==> flow/design.v <==
module uart_rx_to_tx (i_clk, i_rst, i_en, i_rx, o_tx);
parameter OSR = 16;
input wire i_clk;
input wire i_rst;
input wire i_en;
input wire i_rx;
output reg o_tx;
wire [7:0] rx_data;
wire rx_data_ready;
reg _i_rx;
assign _i_rx = ~i_rx;
uart_rx #(
    .OSR(OSR)
) rx (
    .i_divided_clk(i_clk),
    .i_rst(i_rst),
    .i_en(i_en),
    .i_rx(_i_rx),
    .o_data(rx_data),
    .o_ready(rx_data_ready),
    .d_state(),
    .d_data()
);
wire tx_next;
wire tx_ready;
wire [7:0] tx_data;
wire _o_tx;
assign o_tx = ~_o_tx;
uart_tx #(
    .OSR(OSR)
) tx (
    .i_divided_clk(i_clk),
    .i_rst(i_rst),
    .i_en(i_en),
    .i_data(rx_data),
    .i_ready(rx_data_ready),
    .o_next(),
    .o_tx(_o_tx),
    .d_state(),
    .d_data()
);
endmodule
module uart_rx(i_divided_clk, i_rst, i_en, i_rx, o_data, o_ready, d_state, d_data);
parameter START  =  1;  
parameter DATA   =  8;  
parameter STOP   =  2;  
parameter OSR    = 16;  
input wire i_divided_clk;
input wire i_rst;
input wire i_en;
input wire i_rx;
output reg [DATA-1:0] o_data;
initial o_data = 0;
output reg o_ready;
initial o_ready = 0;
localparam START_THRESHOLD          = START * OSR;
localparam START_THRESHOLD_DEBOUNCE = START_THRESHOLD / 4;
localparam START_THRESHOLD_OK       = START_THRESHOLD / 2;
localparam START_BITS               = $clog2(START_THRESHOLD) + 1;
localparam DATA_THRESHOLD           = DATA * OSR;
localparam DATA_BITS                = $clog2(DATA_THRESHOLD) + 1;
localparam D0_THRESHOLD             = (OSR / 2) - 1;
localparam D1_THRESHOLD             = 1*OSR + (OSR / 2) - 1;
localparam D2_THRESHOLD             = 2*OSR + (OSR / 2) - 1;
localparam D3_THRESHOLD             = 3*OSR + (OSR / 2) - 1;
localparam D4_THRESHOLD             = 4*OSR + (OSR / 2) - 1;
localparam D5_THRESHOLD             = 5*OSR + (OSR / 2) - 1;
localparam D6_THRESHOLD             = 6*OSR + (OSR / 2) - 1;
localparam D7_THRESHOLD             = 7*OSR + (OSR / 2) - 1;
localparam STOP_THRESHOLD           = STOP * OSR;
localparam STOP_BITS                = $clog2(STOP_THRESHOLD) + 1;
localparam STATE_RESET              =  0;
localparam STATE_IDLE               =  1;
localparam STATE_START_DEBOUNCE     =  2;
localparam STATE_START_VALID        =  3;
localparam STATE_START              =  4;
localparam STATE_DATA_D0            =  5;
localparam STATE_DATA_D1            =  6;
localparam STATE_DATA_D2            =  7;
localparam STATE_DATA_D3            =  8;
localparam STATE_DATA_D4            =  9;
localparam STATE_DATA_D5            = 10;
localparam STATE_DATA_D6            = 11;
localparam STATE_DATA_D7            = 12;
localparam STATE_DATA_END           = 13;
localparam STATE_STOP               = 14;
output reg [31:0] d_state;
initial d_state = STATE_RESET;
output reg [DATA_BITS-1:0] d_data;
initial d_data = 0;
reg [START_BITS-1:0] start_counter;
initial start_counter = 0;
reg [DATA_BITS-1:0]  data_counter;
initial data_counter = 0;
reg [STOP_BITS-1:0]  stop_counter;
initial stop_counter = 0;
always @(posedge i_divided_clk or posedge i_rst)
begin
    if (1 == i_rst)
    begin
        d_state <= STATE_IDLE;
        start_counter <= 0;
        data_counter <= 0;
        stop_counter <= 0;
        d_data <= 0;
        o_data <= 0;
        o_ready <= 0;
    end
    else if (1 == i_en)
    begin
        case(d_state)
            STATE_IDLE:
            begin
                if (1 == i_rx)
                begin
                    d_state <= STATE_START_DEBOUNCE;
                    start_counter <= 0;
                    o_ready <= 0;
                end
            end
            STATE_START_DEBOUNCE:
            begin
                start_counter <= start_counter + 1;
                if (start_counter >= (START_THRESHOLD_DEBOUNCE - 1)) d_state <= STATE_START_VALID;
            end
            STATE_START_VALID:
            begin
                start_counter <= start_counter + 1;
                if (start_counter < START_THRESHOLD_OK)
                begin
                    if (i_rx == 0) d_state <= STATE_IDLE;
                end
                else d_state <= STATE_START;
            end
            STATE_START:
            begin
                start_counter += 1;
                if (start_counter >= (START_THRESHOLD - 1))
                begin
                    d_state <= STATE_DATA_D0;
                    data_counter <= 0;
                    o_ready <= 0;
                    d_data <= 0;
                end
            end
            STATE_DATA_D0:
            begin
                data_counter <= data_counter + 1;
                if (data_counter >= D0_THRESHOLD)
                begin
                    d_state <= STATE_DATA_D1;
                    d_data[0] <= i_rx;
                end
            end
            STATE_DATA_D1:
            begin
                data_counter <= data_counter + 1;
                if (data_counter >= D1_THRESHOLD)
                begin
                    d_state <= STATE_DATA_D2;
                    d_data[1] <= i_rx;
                end
            end
            STATE_DATA_D2:
            begin
                data_counter <= data_counter + 1;
                if (data_counter >= D2_THRESHOLD)
                begin
                    d_state <= STATE_DATA_D3;
                    d_data[2] <= i_rx;
                end
            end
            STATE_DATA_D3:
            begin
                data_counter <= data_counter + 1;
                if (data_counter >= D3_THRESHOLD)
                begin
                    d_state <= STATE_DATA_D4;
                    d_data[3] <= i_rx;
                end
            end
            STATE_DATA_D4:
            begin
                data_counter <= data_counter + 1;
                if (data_counter >= D4_THRESHOLD)
                begin
                    d_state <= STATE_DATA_D5;
                    d_data[4] <= i_rx;
                end
            end
            STATE_DATA_D5:
            begin
                data_counter <= data_counter + 1;
                if (data_counter >= D5_THRESHOLD)
                begin
                    d_state <= STATE_DATA_D6;
                    d_data[5] <= i_rx;
                end
            end
            STATE_DATA_D6:
            begin
                data_counter <= data_counter + 1;
                if (data_counter >= D6_THRESHOLD)
                begin
                    d_state <= STATE_DATA_D7;
                    d_data[6] <= i_rx;
                end
            end
            STATE_DATA_D7:
            begin
                if (data_counter < D7_THRESHOLD) data_counter <= data_counter + 1;
                else
                begin
                    d_data[7] <= i_rx;
                    d_state <= STATE_DATA_END;
                end
            end
            STATE_DATA_END:
            begin
                if (data_counter < (DATA_THRESHOLD - 1)) data_counter <= data_counter + 1;
                else
                begin
                    stop_counter <= 0;
                    o_data <= d_data;
                    o_ready <= 1;
                    d_state <= STATE_STOP;
                end
            end
            STATE_STOP:
            begin
                if (stop_counter < (STOP_THRESHOLD - 1)) stop_counter <= stop_counter + 1;
                else d_state <= STATE_IDLE;
            end
            default:
            begin
                d_state <= STATE_IDLE;
                start_counter <= 0;
                data_counter <= 0;
                stop_counter <= 0;
                d_data <= 0;
            end
        endcase
    end
end
endmodule
module uart_tx(i_divided_clk, i_rst, i_en, i_data, i_ready, o_next, o_tx, d_state, d_data);
parameter START      = 1;
parameter DATA       = 8;
parameter STOP       = 2;
parameter COOLDOWN   = 1;
parameter OSR        = 16;  
localparam START_THRESHOLD    = START * OSR;
localparam START_BITS         = $clog2(START_THRESHOLD) + 1;
localparam DATA_THRESHOLD     = DATA * OSR;
localparam DATA_BITS          = $clog2(DATA_THRESHOLD) + 1;
localparam STOP_THRESHOLD     = STOP * OSR;
localparam STOP_BITS          = $clog2(STOP_THRESHOLD) + 1;
localparam COOLDOWN_THRESHOLD = COOLDOWN * OSR;
localparam COOLDOWN_BITS      = $clog2(COOLDOWN_THRESHOLD) + 1;
localparam TOTAL_BITS = DATA + STOP + START;
input wire i_divided_clk;
input wire i_rst;
input wire i_en;
input wire [DATA_BITS-1:0] i_data;
input wire i_ready;
output reg o_next;
initial o_next = 0;
output reg o_tx;
initial o_tx = 0;
localparam STATE_RESET    = 0;
localparam STATE_IDLE     = 1;
localparam STATE_START    = 2;
localparam STATE_DATA     = 3;
localparam STATE_STOP     = 4;
localparam STATE_COOLDOWN = 5;
output reg [31:0] d_state;
initial d_state = STATE_RESET;
output reg [DATA_BITS-1:0] d_data;
initial d_data = 0;
reg [START_BITS-1:0] start_bits;
initial start_bits = 0;
reg [DATA_BITS-1:0] data_bits;
initial data_bits = 0;
reg [STOP_BITS-1:0] stop_bits;
initial stop_bits = 0;
reg [COOLDOWN_BITS-1:0] cooldown_bits;
initial cooldown_bits = 0;
always @(posedge i_divided_clk or posedge i_rst)
begin
    if (1 == i_rst)
    begin
        d_data <= 0;
        d_state <= STATE_IDLE;
        stop_bits <= 0;
        cooldown_bits <= 0;
        o_tx <= 0;
        o_next <= 0;
    end
    else if (1 == i_en)
    begin
        case (d_state)
            STATE_IDLE:
            begin
                if (i_ready == 0)  
                begin
                    o_next <= 1;
                end
                else  
                begin
                    d_data <= i_data;
                    d_state <= STATE_START;
                    o_next <= 0;
                    start_bits <= 0;
                end
            end
            STATE_START:
            begin
                if (start_bits < (START_THRESHOLD - 1))
                begin
                    start_bits <= start_bits + 1;
                    o_tx <= 1;
                end
                else
                begin
                    d_state <= STATE_DATA;
                    data_bits <= 0;
                    o_tx <= d_data[0];
                end
            end
            STATE_DATA:
            begin
                data_bits = data_bits + 1;
                if (data_bits < DATA_THRESHOLD)
                begin
                    if (data_bits < OSR) begin
                        o_tx = d_data[0];
                    end
                    else if (data_bits < 2*OSR) begin
                        o_tx = d_data[1];
                    end
                    else if (data_bits < 3*OSR) begin
                        o_tx = d_data[2];
                    end
                    else if (data_bits < 4*OSR) begin
                        o_tx = d_data[3];
                    end
                    else if (data_bits < 5*OSR) begin
                        o_tx = d_data[4];
                    end
                    else if (data_bits < 6*OSR) begin
                        o_tx = d_data[5];
                    end
                    else if (data_bits < 7*OSR) begin
                        o_tx = d_data[6];
                    end
                    else if (data_bits < 8*OSR) begin
                        o_tx = d_data[7];
                    end
                end
                else
                begin
                    d_state <= STATE_STOP;
                    stop_bits <= 0;
                    o_tx <= 1;
                end
            end
            STATE_STOP:
            begin
                if (stop_bits < (STOP_THRESHOLD - 1))
                begin
                    stop_bits <= stop_bits + 1;
                end
                else
                begin
                    o_tx <= 0;
                    d_state <= STATE_COOLDOWN;
                    cooldown_bits <= 0;
                end
            end
            STATE_COOLDOWN:
            begin
                if (cooldown_bits < (COOLDOWN_THRESHOLD - 1))
                begin
                    cooldown_bits <= cooldown_bits + 1;
                end
                else 
                begin
                    d_state <= STATE_IDLE;
                end
            end
            default:
            begin
                d_data <= 0;
                d_state <= STATE_IDLE;
                stop_bits <= 0;
                cooldown_bits <= 0;
                o_tx <= 0;
                o_next <= 0;
            end
        endcase
    end
end
endmodule
* Step by step through the tools: uart_rx_to_tx
Tool output for the design above, in the order of the flow.
Lines are those of the file above, counted from 1.
The mark -- stands for no value.
- Design top :: uart_rx_to_tx
- Clock input :: i_clk
- Cell library :: sky130hd
- Corner :: tt_025C_1v80

* Word-level counts
Yosys after proc, flatten, opt, wreduce and memory -nomap, before mapping. Memory bits, and registers merged into a memory's read port (data or address), are not among the register bits. Print and check cells are not counted. Equal cells are merged and count once.
- Register bits :: 133
- Input port bits :: 4
- Output and inout bits :: 1
- Add/subtract/negate cells :: 7
- Order comparisons :: 24
- Equal/unequal tests :: 44
- Muxes and demuxes :: 75
- Bitwise logic cells :: 19
- Reduce/logical cells :: 41
** Operators with widths (count)
- two-way mux 32 bit :: 20
- parallel mux 32 bit (select 14 bit) :: 1
- == test 32 x 4 -> 1 bit with constant B :: 7
- == test 32 x 3 -> 1 bit with constant B :: 6
- parallel mux 32 bit (select 5 bit) :: 1
- == test 32 x 2 -> 1 bit with constant B :: 4
- OR reduction 12 bit :: 9
- == test 32 x 1 -> 1 bit with constant B :: 2
- AND reduction 4 bit :: 12
- < comparator 8 x 7 -> 1 bit with constant B :: 6
- parallel mux 8 bit (select 5 bit) :: 1
- two-way mux 8 bit :: 5
- parallel mux 6 bit (select 3 bit) :: 2
- parallel mux 8 bit (select 2 bit) :: 2
- inequality test 2 x 1 -> 1 bit with constant B :: 15
- parallel mux 5 bit (select 3 bit) :: 2
- parallel mux 1 bit (select 3 bit) :: 9
- two-way mux 5 bit :: 5
- greater-or-equal comparator 8 x 7 -> 1 bit with constant B :: 3
- two-way mux 6 bit :: 4
- two-way mux 1 bit :: 21
- inverter 1 bit :: 19
- inequality test 2 bit with constant B :: 9
- adder 8 x 1 -> 8 bit with constant B :: 2
- greater-or-equal comparator 8 x 6 -> 1 bit with constant B :: 2
- < comparator 8 x 6 -> 1 bit with constant B :: 2
- AND reduction 15 bit :: 1
- adder 5 x 1 -> 5 bit with constant B :: 3
Not listed: further kinds 22, cells in them 35.

* Depth
Longest topological path by Yosys (ltp), each cell counted once; first at word level (registers and memories cut), then after technology mapping (sequential cells cut; the memories' decode and read muxes count).
- Depth in word-level cells :: 11
- ABC_AREA :: 0
- Gate-level depth with buffers :: 9
- Mapped depth without buffers :: 8

* Netlist
Yosys stat after the flow's synthesis: flattened, memories mapped to cells. It holds for the ABC_AREA given above (unset counts as 0); a run with the other value may have another netlist.
The area totals of this step are shown rounded.
- Mapped cells :: 484
- Synthesis area :: 4520 um2
- Sequential area :: 1970 um2
- Flip-flop cells :: 76
** Cells by type
- sky130_fd_sc_hd__dfrtp_1 :: count 61, area in all 1.53E+03 um2
- sky130_fd_sc_hd__edfxtp_1 :: count 13, area in all 390.374 um2
- sky130_fd_sc_hd__mux2_2 :: count 18, area in all 202.694 um2
- sky130_fd_sc_hd__nand2_1 :: count 53, area in all 198.941 um2
- sky130_fd_sc_hd__o21ai_0 :: count 35, area in all 175.168 um2
- sky130_fd_sc_hd__nor2_1 :: count 46, area in all 172.666 um2
- sky130_fd_sc_hd__ha_1 :: count 9, area in all 112.608 um2
- sky130_fd_sc_hd__nand3_1 :: count 22, area in all 110.106 um2
- sky130_fd_sc_hd__a21oi_1 :: count 21, area in all 105.101 um2
- sky130_fd_sc_hd__o31ai_1 :: count 11, area in all 82.579 um2
- sky130_fd_sc_hd__xor2_1 :: count 9, area in all 78.826 um2
- sky130_fd_sc_hd__nor3_1 :: count 13, area in all 65.062 um2
- sky130_fd_sc_hd__xnor2_1 :: count 7, area in all 61.309 um2
- sky130_fd_sc_hd__a31oi_1 :: count 9, area in all 56.304 um2
- sky130_fd_sc_hd__inv_1 :: count 15, area in all 56.304 um2
- sky130_fd_sc_hd__clkbuf_1 :: count 14, area in all 52.55 um2
- sky130_fd_sc_hd__dfstp_2 :: count 2, area in all 52.55 um2
- sky130_fd_sc_hd__and3_1 :: count 8, area in all 50.048 um2
Other cell types: 50; their cells: 118.
By module: a second synthesis without flattening, with its own total; a netlist apart from the flattened one above.
- Cells (unflattened synthesis) :: 520
- Area (unflattened synthesis) :: 4950 um2
Rows give one instance, submodules left out.
** Modules
- uart_rx (OSR=16) :: instances 1, cells 294, area 2700 um2, seq. area 1000 um2
- uart_tx (OSR=16) :: instances 1, cells 224, area 2240 um2, seq. area 992 um2
- uart_rx_to_tx :: instances 1, cells 2, area 7.5 um2, seq. area 0.0 um2

* Path before layout
OpenSTA on the mapped netlist: ideal clock, no wires. The path of least setup slack (recovery checks aside). Input and output delay are each 20% of the period. Register names are those of the netlist, which keeps one name where synthesis merged equal registers.
- Path type :: input -> register
- Start point :: input port i_rst
- End point :: register tx.data_bits[0]
- Clock period :: 5.3 ns
- Library setup time :: 0.333 ns
- Arrival :: 2.935 ns
- Required time :: 4.967 ns
- Path slack :: 2.032 ns
- Delay of the path :: 2.208 ns
- Driving pins on the path :: 2
- Buffers on the path :: 0
- Synthesis period reached :: 3.268 ns
"delay of the path" is the arrival time less input delay plus setup time.
"driving pins on the path": output pins that drive a net of the path, with the launching flip-flop's if there is one; two outputs of one cell count as two.
"synthesis period reached" is the clock period less the worst setup slack; recovery checks do not enter. This is arithmetic on one report: input and output delays are still those of the set period (20% each).
Between the ends stands the longest chain of elaborated cells between them, by number of cells; it is not shown to be the way that was timed. Of several equally long chains one is given.
A line is the first line of the expression or statement that the cell stems from. Yosys adds cells for indexed reads and writes and turns some case tables into memories.
- Path through :: sky130_fd_sc_hd__inv_1 -> sky130_fd_sc_hd__and4_1
- Length of the longest elaborated chain :: 2
- Elaborated cells on any way between the ends :: 2
- Source lines of those cells :: 0
- Classes of those cells :: 1 x logic; 1 x reduce/logical
** RTL lines, path post-synthesis
- start, declared :: RTL line 4 : input wire i_rst;
- inverter 1 bit
- AND reduction 4 bit
- end, assigned :: RTL line 326 : data_bits <= 0;
- end, assigned :: RTL line 332 : data_bits = data_bits + 1;
- end, declared :: RTL line 282 : reg [DATA_BITS-1:0] data_bits;

* Worst path after layout
Path of least setup slack in the final report of job 1 (OpenROAD, finished layout, wires in). Where an end is a register, its clock arrival counts in the times.
- Path type :: register -> register
- Start point :: register rx.d_state[0]
- End point :: register rx.d_state[2]
- Clock period :: 1.79 ns
- Library setup time :: 0.11 ns
- Arrival :: 2.40 ns
- Required time :: 2.02 ns
- Path slack :: -0.38 ns
- Driving pins on the path :: 7
- Buffers on the path :: 0
Between the ends stands the longest chain of elaborated cells between them, by number of cells; it is not shown to be the way that was timed. Of several equally long chains one is given.
At most two assigning lines are given for a register; there are more.
- Path through :: sky130_fd_sc_hd__dfstp_2 -> sky130_fd_sc_hd__or2_4 -> sky130_fd_sc_hd__or2_2 -> sky130_fd_sc_hd__a31oi_1 -> sky130_fd_sc_hd__or4_4 -> sky130_fd_sc_hd__nor3_4 -> sky130_fd_sc_hd__mux2_4
- Length of the longest elaborated chain :: 3
- Elaborated cells on any way between the ends :: 30
- Source lines of those cells :: 1
- Classes of those cells :: 28 x eq/ne; 1 x mux; 1 x reduce/logical
** RTL lines, path after layout
- start, declared :: RTL line 87 : output reg [31:0] d_state;
- start, assigned :: RTL line 101 : d_state <= STATE_IDLE;
- start, assigned :: RTL line 116 : d_state <= STATE_START_DEBOUNCE;
- == test 32 x 4 -> 1 bit :: RTL line 111 : case(d_state)
- inequality test 2 bit
- AND reduction 15 bit
- end, assigned :: RTL line 101
- end, assigned :: RTL line 116
- end, declared :: RTL line 87

Below are 2 stored runs of the flow (Yosys, OpenROAD; platform sky130hd) on uart_rx_to_tx, each with its settings and what was measured, unordered. Constraints: input delay and output delay 20% of the set period each, output load 0.01 pF.
By "time on the worst setup path" is meant the share of the clock period that the worst setup path is allowed (20% is reserved at inputs, 20% at outputs), minus its slack. Clock arrival times at its registers enter into it.
By "overall power" is meant OpenSTA's value without simulated activity: inputs other than the clock are taken to toggle once in ten clock periods, and the tool carries that through the logic.
Values from the reports are rounded here.

* Job 1
** Files
==> flow/run.sh <==
#!/bin/bash
# the make line also repeats the synthesis and layout settings of config.mk as NAME=value (left out here)
make -C /OpenROAD-flow-scripts/flow DESIGN_CONFIG=/design/flow/config.mk WORK_HOME=/design/flow/orfs CLKGATE_MAP_FILE= finish
==> flow/config.mk <==
export PLATFORM = sky130hd
export DESIGN_NAME = uart_rx_to_tx
export DESIGN_NICKNAME = uart_rx_to_tx
export VERILOG_FILES = /design/flow/design.v
export SDC_FILE = /design/flow/constraint.sdc
export NUM_CORES = 4
export LEC_CHECK = 0
export ABC_AREA = 0
export CAP_MARGIN = 20
export CORE_MARGIN = 2
export CORE_UTILIZATION = 22
export CTS_CLUSTER_DIAMETER = 367
export CTS_CLUSTER_SIZE = 15
export GPL_ROUTABILITY_DRIVEN = 0
export MAX_ROUTING_LAYER = met5
export MIN_ROUTING_LAYER = met1
export PLACE_DENSITY_LB_ADDON = 0.07
export SETUP_SLACK_MARGIN = -0.01
export SLEW_MARGIN = 20
==> flow/constraint.sdc <==
create_clock -name core_clock -period 1.79 [get_ports {i_clk}]
set_input_delay 0.3580 -clock core_clock [delete_from_list [all_inputs] [get_ports {i_clk}]]
set_output_delay 0.3580 -clock core_clock [all_outputs]
set_load 0.01 [all_outputs]
** Results
- Overall power :: 7,650 µW
- Post-route setup TNS :: -7.54 ns
- Area inside the die boundary :: 21,700 um2
- Time on the worst setup path :: 2.17 ns
- Class of the worst setup path :: register -> register
- Final worst hold slack :: 0.479 ns
- Smallest setup slack :: -0.384 ns
- Utilization after routing :: 0.346
- Mapped cell area after synthesis :: 4,520 um2

* Job 2
** Files
==> flow/run.sh <==
#!/bin/bash
# the make line also repeats the synthesis and layout settings of config.mk as NAME=value (left out here)
make -C /OpenROAD-flow-scripts/flow DESIGN_CONFIG=/design/flow/config.mk WORK_HOME=/design/flow/orfs CLKGATE_MAP_FILE= finish
==> flow/config.mk <==
export PLATFORM = sky130hd
export DESIGN_NAME = uart_rx_to_tx
export DESIGN_NICKNAME = uart_rx_to_tx
export VERILOG_FILES = /design/flow/design.v
export SDC_FILE = /design/flow/constraint.sdc
export NUM_CORES = 4
export LEC_CHECK = 0
export ABC_AREA = 1
export CAP_MARGIN = 25
export CORE_MARGIN = 2
export CORE_UTILIZATION = 19
export CTS_CLUSTER_SIZE = 76
export GPL_ROUTABILITY_DRIVEN = 1
export PLACE_DENSITY_LB_ADDON = 0.05
export SLEW_MARGIN = 20
==> flow/constraint.sdc <==
create_clock -name core_clock -period 2.44 [get_ports {i_clk}]
set_input_delay 0.4880 -clock core_clock [delete_from_list [all_inputs] [get_ports {i_clk}]]
set_output_delay 0.4880 -clock core_clock [all_outputs]
set_load 0.01 [all_outputs]
** Results
- Smallest setup slack :: 0.296 ns
- Post-route setup TNS :: 0.000 ns
- Utilization after routing :: 0.228
- Final worst hold slack :: 0.472 ns
- Overall power :: 4,360 µW
- Mapped cell area after synthesis :: 4,560 um2
- Area inside the die boundary :: 25,300 um2
- Time on the worst setup path :: 2.14 ns
- Class of the worst setup path :: register -> register
